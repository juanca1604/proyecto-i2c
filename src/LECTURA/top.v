==> flow/design.v <==
module i2c_controller(
    input wire clk,
    input wire rst,
    input wire [6:0] addr,
    input wire [7:0] data_in,
    input wire enable,
    input wire rw,  
    output reg [7:0] data_out,  
    inout wire i2c_sda,
    inout wire i2c_scl
);
    localparam IDLE = 0;
    localparam START = 1;
    localparam ADDRESS = 2;
    localparam ACK = 3;
    localparam DATA = 4;
    localparam READ_DATA = 5;  
    localparam WAIT_ACK_DATA = 6;
    localparam STOP = 7;
    reg [2:0] state;
    reg [7:0] shift_reg;
    reg [3:0] bit_counter;
    reg scl_out, sda_out, sda_oe;
    reg scl_enable;
    assign i2c_sda = sda_oe ? sda_out : 1'bz;  
    assign i2c_scl = scl_enable ? scl_out : 1'b1;
    always @(posedge clk or posedge rst) begin
        if (rst) begin
            scl_out <= 1;
            scl_enable <= 0;
        end else begin
            if (state != IDLE) scl_enable <= 1;  
            else scl_enable <= 0;
            scl_out <= ~scl_out;  
        end
    end
    always @(posedge clk or posedge rst) begin
        if (rst) begin
            state <= IDLE;
            sda_out <= 1;  
            sda_oe <= 1;   
            bit_counter <= 0;
            data_out <= 8'd0;  
        end else begin
            case (state)
                IDLE: begin
                    scl_out <= 1;  
                    sda_out <= 1;  
                    sda_oe <= 1;   
                    if (enable) begin
                        state <= START;  
                    end
                end
                START: begin
                    sda_out <= 0;  
                    sda_oe <= 1;  
                    if (scl_out) begin
                        state <= ADDRESS;  
                        shift_reg <= {addr, rw};  
                        bit_counter <= 7;
                    end
                end
                ADDRESS: begin
                    if (!scl_out) begin
                        sda_out <= shift_reg[bit_counter];  
                        sda_oe <= 1;  
                        if (bit_counter == 0) state <= ACK;  
                        else bit_counter <= bit_counter - 1;
                    end
                end
                ACK: begin
                    sda_oe <= 0;  
                    if (!i2c_sda) begin  
                        bit_counter <= 7;
                        if (rw == 0) begin
                            shift_reg <= data_in;  
                            state <= DATA;
                        end else begin
                            state <= READ_DATA;  
                        end
                    end else begin
                        state <= STOP;  
                    end
                end
                DATA: begin
                    if (!scl_out) begin
                        sda_out <= shift_reg[bit_counter];  
                        sda_oe <= 1;  
                        if (bit_counter == 0) state <= WAIT_ACK_DATA;
                        else bit_counter <= bit_counter - 1;
                    end
                end
                READ_DATA: begin
                    if (scl_out) begin  
                        shift_reg[bit_counter] <= i2c_sda;  
                        if (bit_counter == 0) begin
                            data_out <= shift_reg;  
                            state <= WAIT_ACK_DATA;  
                        end else begin
                            bit_counter <= bit_counter - 1;  
                        end
                    end
                end
                WAIT_ACK_DATA: begin
                    sda_out <= 0;  
                    sda_oe <= 1;   
                    if (!scl_out) begin  
                        state <= STOP;  
                    end
                end
                STOP: begin
                    scl_out <= 1;  
                    sda_out <= 1;  
                    sda_oe <= 1;  
                    if (!enable) begin
                        state <= IDLE;  
                    end
                end
            endcase
        end
    end
endmodule
module i2c_registers(
    input wire clk,
    input wire rst,
    input wire mem_valid,
    input wire [31:0] mem_addr,
    input wire [31:0] mem_wdata,
    input wire [3:0] mem_wstrb,
    output reg [31:0] mem_rdata,
    output reg mem_ready,
    output reg [31:0] i2c_bitrate,
    output reg [7:0] i2c_data_out,
    input wire [7:0] i2c_data_in,
    output reg [7:0] i2c_ctrl
);
    localparam ADDR_I2C_BITRATE = 32'h1C;
    localparam ADDR_I2C_DATA_OUT = 32'h1D;
    localparam ADDR_I2C_DATA_IN = 32'h1E;
    localparam ADDR_I2C_CTRL = 32'h1F;
    always @(posedge clk or posedge rst) begin
        if (rst) begin
            i2c_bitrate <= 32'd0;
            i2c_data_out <= 8'd0;
            i2c_ctrl <= 8'd0;
            mem_ready <= 1'b0;
            mem_rdata <= 32'd0;
        end else begin
            mem_ready <= 1'b0;
            if (mem_valid) begin
                mem_ready <= 1'b1;
                if (|mem_wstrb) begin
                    case (mem_addr)
                        ADDR_I2C_BITRATE: begin
                            if (mem_wstrb[3]) i2c_bitrate[31:24] <= mem_wdata[31:24];
                            if (mem_wstrb[2]) i2c_bitrate[23:16] <= mem_wdata[23:16];
                            if (mem_wstrb[1]) i2c_bitrate[15:8] <= mem_wdata[15:8];
                            if (mem_wstrb[0]) i2c_bitrate[7:0] <= mem_wdata[7:0];
                        end
                        ADDR_I2C_DATA_OUT: if (mem_wstrb[0]) i2c_data_out <= mem_wdata[7:0];
                        ADDR_I2C_CTRL: if (mem_wstrb[0]) i2c_ctrl <= mem_wdata[7:0];
                    endcase
                end else begin
                    case (mem_addr)
                        ADDR_I2C_BITRATE: mem_rdata <= i2c_bitrate;
                        ADDR_I2C_DATA_OUT: mem_rdata <= {24'd0, i2c_data_out};
                        ADDR_I2C_DATA_IN: mem_rdata <= {24'd0, i2c_data_in};
                        ADDR_I2C_CTRL: mem_rdata <= {24'd0, i2c_ctrl};
                        default: mem_rdata <= 32'd0;
                    endcase
                end
            end
        end
    end
endmodule
module i2c_top(
    input wire clk,
    input wire rst,
    input wire mem_valid,
    input wire [31:0] mem_addr,
    input wire [31:0] mem_wdata,
    input wire [3:0] mem_wstrb,
    output wire [31:0] mem_rdata,
    output wire mem_ready,
    inout wire i2c_sda,
    inout wire i2c_scl
);
    wire [31:0] i2c_bitrate;
    wire [7:0] i2c_data_out;
    wire [7:0] i2c_data_in;
    wire [7:0] i2c_ctrl_wire;  
    reg [7:0] i2c_ctrl_reg;    
    wire [6:0] addr = i2c_data_out[7:1];
    wire rw = i2c_data_out[0];
    wire enable = i2c_ctrl_wire[6];
    i2c_registers u_i2c_registers (
        .clk(clk),
        .rst(rst),
        .mem_valid(mem_valid),
        .mem_addr(mem_addr),
        .mem_wdata(mem_wdata),
        .mem_wstrb(mem_wstrb),
        .mem_rdata(mem_rdata),
        .mem_ready(mem_ready),
        .i2c_bitrate(i2c_bitrate),
        .i2c_data_out(i2c_data_out),
        .i2c_data_in(i2c_data_in),
        .i2c_ctrl(i2c_ctrl_wire)
    );
    always @(posedge clk or posedge rst) begin
        if (rst) begin
            i2c_ctrl_reg <= 8'd0;
        end else begin
            i2c_ctrl_reg <= i2c_ctrl_wire;
        end
    end
    i2c_controller u_i2c_controller (
        .clk(clk),
        .rst(rst),
        .addr(addr),
        .data_in(i2c_data_out),
        .enable(enable),
        .rw(rw),
        .data_out(i2c_data_in),
        .i2c_sda(i2c_sda),
        .i2c_scl(i2c_scl)
    );
endmodule
### From RTL to reports: i2c_top

What the tools print for i2c_top, step after step.
Line numbers count from 1 in the design file above.
The mark n/a stands for no value.

* top module: i2c_top
* clock port: clk
* library: sky130hd
* library corner: tt_025C_1v80

### After elaboration

Source: Yosys, flattened and elaborated, memories not mapped. Widths are those after wreduce. Registers that Yosys merges into a memory's read port (data or address) are not register bits. Print and check cells do not count. Equal cells are merged and count once.

* output and inout bits: 35
* word-level cells: 88
* bits of input ports: 71
* flip-flop bits (word level): 106

* add/sub/neg operators: 2
* equal/unequal tests: 18
* mux-type cells: 17
* shift-type cells: 2
* bitwise logic cells: 10
* reduce/logical cells: 25

Operator list (count)
* == test 32 x 5 -> 1 bit with constant B: 4
* case mux 32 bit (select 4 bit): 1
* AND reduction 4 bit: 8
* case mux 8 bit (select 3 bit): 1
* 2-to-1 mux 8 bit: 2
* case mux 3 bit (select 5 bit): 1
* == test 3 bit with constant B: 4
* case mux 4 bit (select 3 bit): 1
* 2-to-1 mux 3 bit: 4
* inequality test 2 bit with constant B: 5
* variable shift 1 x 5 -> 8 bit: 1
* variable shift 1 x 5 -> 8 bit with constant A: 1
* AND reduction 2 bit: 4
* nonzero test 4 bit: 2
* OR reduction 4 bit: 2
* bitwise AND 8 bit: 1
* OR 8 bit: 1
* inverter 8 bit: 1
* AND reduction 8 bit: 1
* nonzero test 8 bit: 1
* 2-to-1 mux 4 bit: 2
* inverter 1 bit: 7
* OR reduction 2 bit: 3
* == test 3 x 2 -> 1 bit with constant B: 2
* negator 4 -> 5 bit: 1
* nonzero test 5 bit: 1
* OR reduction 5 bit: 1
* inequality test 2 x 1 -> 1 bit with constant B: 2

Not listed: further kinds 6, cells in them 9.

### Logic depth

Yosys ltp: most cells in a row. Word level: on the elaborated netlist, between registers, memories and ports. Mapped: between sequential cells and ports; inverters and the memories' decode and read muxes count.

* depth after elaboration: 6
* ABC_AREA: 0
* depth in mapped cells: 7
* mapped depth without buffers: 7

### Synthesis result

Yosys stat after the flow's synthesis: flattened, memories mapped to cells. It holds for the ABC_AREA given above (unset counts as 0); a run with the other value may have another netlist.

* mapped area: 4748.3 um^2
* buffer cells: 20
* sequential part of the area: 2668.8 um^2
* standard cells after synthesis: 367
* flip-flops: 105

Cell types
* sky130_fd_sc_hd__dfrtp_1: count 96, area in all 2.4E+03 um^2
* sky130_fd_sc_hd__mux2_2: count 56, area in all 630.605 um^2
* sky130_fd_sc_hd__edfxtp_1: count 8, area in all 240.23 um^2
* sky130_fd_sc_hd__a22o_1: count 25, area in all 218.96 um^2
* sky130_fd_sc_hd__mux4_2: count 8, area in all 180.173 um^2
* sky130_fd_sc_hd__nand2_1: count 37, area in all 138.883 um^2
* sky130_fd_sc_hd__nor4_1: count 11, area in all 68.816 um^2
* sky130_fd_sc_hd__a221o_1: count 6, area in all 60.058 um^2
* sky130_fd_sc_hd__a21oi_1: count 11, area in all 55.053 um^2
* sky130_fd_sc_hd__ha_1: count 4, area in all 50.048 um^2
* sky130_fd_sc_hd__clkbuf_1: count 13, area in all 48.797 um^2
* sky130_fd_sc_hd__nand3_1: count 9, area in all 45.043 um^2
* sky130_fd_sc_hd__o21ai_0: count 9, area in all 45.043 um^2
* sky130_fd_sc_hd__nor2_1: count 11, area in all 41.29 um^2
* sky130_fd_sc_hd__buf_4: count 4, area in all 30.029 um^2
* sky130_fd_sc_hd__dfstp_2: count 1, area in all 26.275 um^2
* sky130_fd_sc_hd__inv_1: count 7, area in all 26.275 um^2
* sky130_fd_sc_hd__nor4b_1: count 3, area in all 26.275 um^2

Other cell types: 35; their cells: 48.
By module: a second synthesis without flattening, with its own total; a netlist apart from the flattened one above.

* cells (unflattened synthesis): 371
* area (unflattened synthesis): 4898.4 um^2

Rows give one instance, submodules left out.

By module
* i2c_registers: times used 1, seq. area 2026.9 um^2, cells 206, area 3323.2 um^2
* i2c_controller: times used 1, seq. area 641.9 um^2, cells 165, area 1575.3 um^2
* i2c_top: times used 1, seq. area 0.0 um^2, cells 0, area 0.0 um^2

### Path before layout

Path of least setup slack by OpenSTA after synthesis, without wires, with an ideal clock, recovery checks aside; 20% of the period is set as input and as output delay. Where synthesis merged equal registers, the netlist keeps one of their names.

* path type: input-to-reg
* from: in rst
* to: reg u_i2c_controller.shift_reg[0]
* buffers on the path: 0
* data arrival time: 3.468 ns
* delay of the path: 2.920 ns
* launch time at the first pin: 0.882 ns
* path slack: 0.607 ns
* clock period: 4.41 ns
* stages: 2
* external input delay: 0.882 ns
* setup time: 0.334 ns
* required time: 4.076 ns
* period reached after synthesis: 3.803 ns

"delay of the path" is the arrival time less input delay plus setup time.
"stages": output pins that drive a net of the path, with the launching flip-flop's if there is one; two outputs of one cell count as two.
"period reached after synthesis" is the clock period less the worst setup slack; recovery checks do not enter. This is arithmetic on one report: input and output delays are still those of the set period (20% each).
The rows between start and end are the longest chain of elaborated cells between them; the timing report does not say that the signal goes this way. Where chains are equally long, one stands for them.
A line is the first line of the expression or statement that the cell stems from. Yosys adds cells for indexed reads and writes and turns some case tables into memories.
A register here has more assigning lines than the two given.

* cells stage by stage: sky130_fd_sc_hd__inv_1 > sky130_fd_sc_hd__and3_1
* length of the longest elaborated chain: 2
* elaborated cells on any way between the ends: 2
* RTL lines with such cells: 0
* classes of those cells: 1 x logic; 1 x reduce/logical

RTL lines, path post-synthesis
* start: declaration: RTL line 178 `input wire rst,`
* inverter 1 bit
* AND reduction 4 bit
* end: assignment: RTL line 59 `shift_reg <= {addr, rw};`
* end: assignment: RTL line 76 `shift_reg <= data_in;`
* end: declaration: RTL line 21 `reg [7:0] shift_reg;`

### Path in the finished layout

From the final timing report of run 1: the path of least setup slack in the routed layout; clock arrival at registers is part of the times.

* path type: input-to-reg
* from: in mem_addr[0]
* to: reg u_i2c_registers.i2c_data_out[1]
* buffers on the path: 2
* stages: 5
* external input delay: 0.80 ns
* launch time at the first pin: 0.80 ns
* path slack: 1.20 ns
* data arrival time: 3.08 ns
* setup time: 0.10 ns
* required time: 4.28 ns
* clock period: 4.02 ns

The rows between start and end are the longest chain of elaborated cells between them; the timing report does not say that the signal goes this way. Where chains are equally long, one stands for them.

* cells stage by stage: sky130_fd_sc_hd__clkdlybuf4s50_1 > sky130_fd_sc_hd__clkbuf_1 > sky130_fd_sc_hd__nand4b_1 > sky130_fd_sc_hd__nor3_2 > sky130_fd_sc_hd__mux2_2
* length of the longest elaborated chain: 2
* elaborated cells on any way between the ends: 2
* classes of those cells: 1 x eq/ne; 1 x reduce/logical

RTL lines, path after layout
* start: declaration: RTL line 180 `input wire [31:0] mem_addr,`
* == test 32 x 5 -> 1 bit: RTL line 153 `case (mem_addr)`
* AND reduction 4 bit
* end: assignment: RTL line 144 `i2c_data_out <= 8'd0;`
* end: assignment: RTL line 160 `ADDR_I2C_DATA_OUT: if (mem_wstrb[0]) i2c_data_out <= mem_wdata[7:0];`
* end: declaration: RTL line 133 `output reg [7:0] i2c_data_out,`

--- measured runs ---
Module i2c_top, platform sky130hd: 2 stored runs of the flow (Yosys, OpenROAD) with differing settings, in no particular order. Input and output delays are each 20% of the period that was set; the output load is 0.01 pF.
"reached clock period" is the run's clock period less its worst setup slack. It is reckoned from that one timing run; input and output delays stay at 20% of the period that was set.
"worst path time" = time allowed to the worst setup path (clock period - input delay - output delay, where it has them) - its slack; a late launch clock adds to it, a late capture clock takes from it.
"power consumption": no workload was simulated; the value follows from the tool's default switching activity.

### Run 1

Settings: `period_ns=4.02`, `CORE_UTILIZATION=53`, `SETUP_SLACK_MARGIN=-0.17`, `PLACE_DENSITY=0.51`, `CELL_PAD_IN_SITES_DETAIL_PLACEMENT=0`, `GPL_TIMING_DRIVEN=0`, `GPL_ROUTABILITY_DRIVEN=1`, `CTS_CLUSTER_SIZE=80`, `SLEW_MARGIN=5`, `MAX_ROUTING_LAYER=met4`, `CAP_MARGIN=20`, `CORE_MARGIN=2`

- Yosys chip area after synthesis: 4,748.3 um^2
- Overall die area: 9,731.8 um^2
- Standard-cell area after layout: 6,138.4 um^2
- Utilization in the final report: 70.4 %
- Smallest setup slack: 1.197 ns
- Total negative slack: 0.000 ns
- Worst hold slack in the final report: 0.477 ns
- Power consumption: 0.001901 W
- Reached clock period: 2.823 ns
- Worst path time: 2.02 ns
- Kind of the worst setup path: input-to-reg

### Run 2

Settings: `period_ns=5.19`, `CORE_UTILIZATION=70`, `SETUP_SLACK_MARGIN=1.21`, `CORE_ASPECT_RATIO=0.74`, `CORE_MARGIN=7`, `CELL_PAD_IN_SITES_DETAIL_PLACEMENT=0`, `ABC_AREA=1`, `GPL_TIMING_DRIVEN=0`, `CAP_MARGIN=15`, `SLEW_MARGIN=0`

- Yosys chip area after synthesis: 5,123.7 um^2
- Overall die area: 9,938.1 um^2
- Standard-cell area after layout: 6,502.5 um^2
- Utilization in the final report: 93.0 %
- Smallest setup slack: 2.082 ns
- Total negative slack: 0.000 ns
- Worst hold slack in the final report: 0.502 ns
- Power consumption: 0.001867 W
- Reached clock period: 3.108 ns
- Worst path time: 2.07 ns
- Kind of the worst setup path: input-to-reg
--- end ---
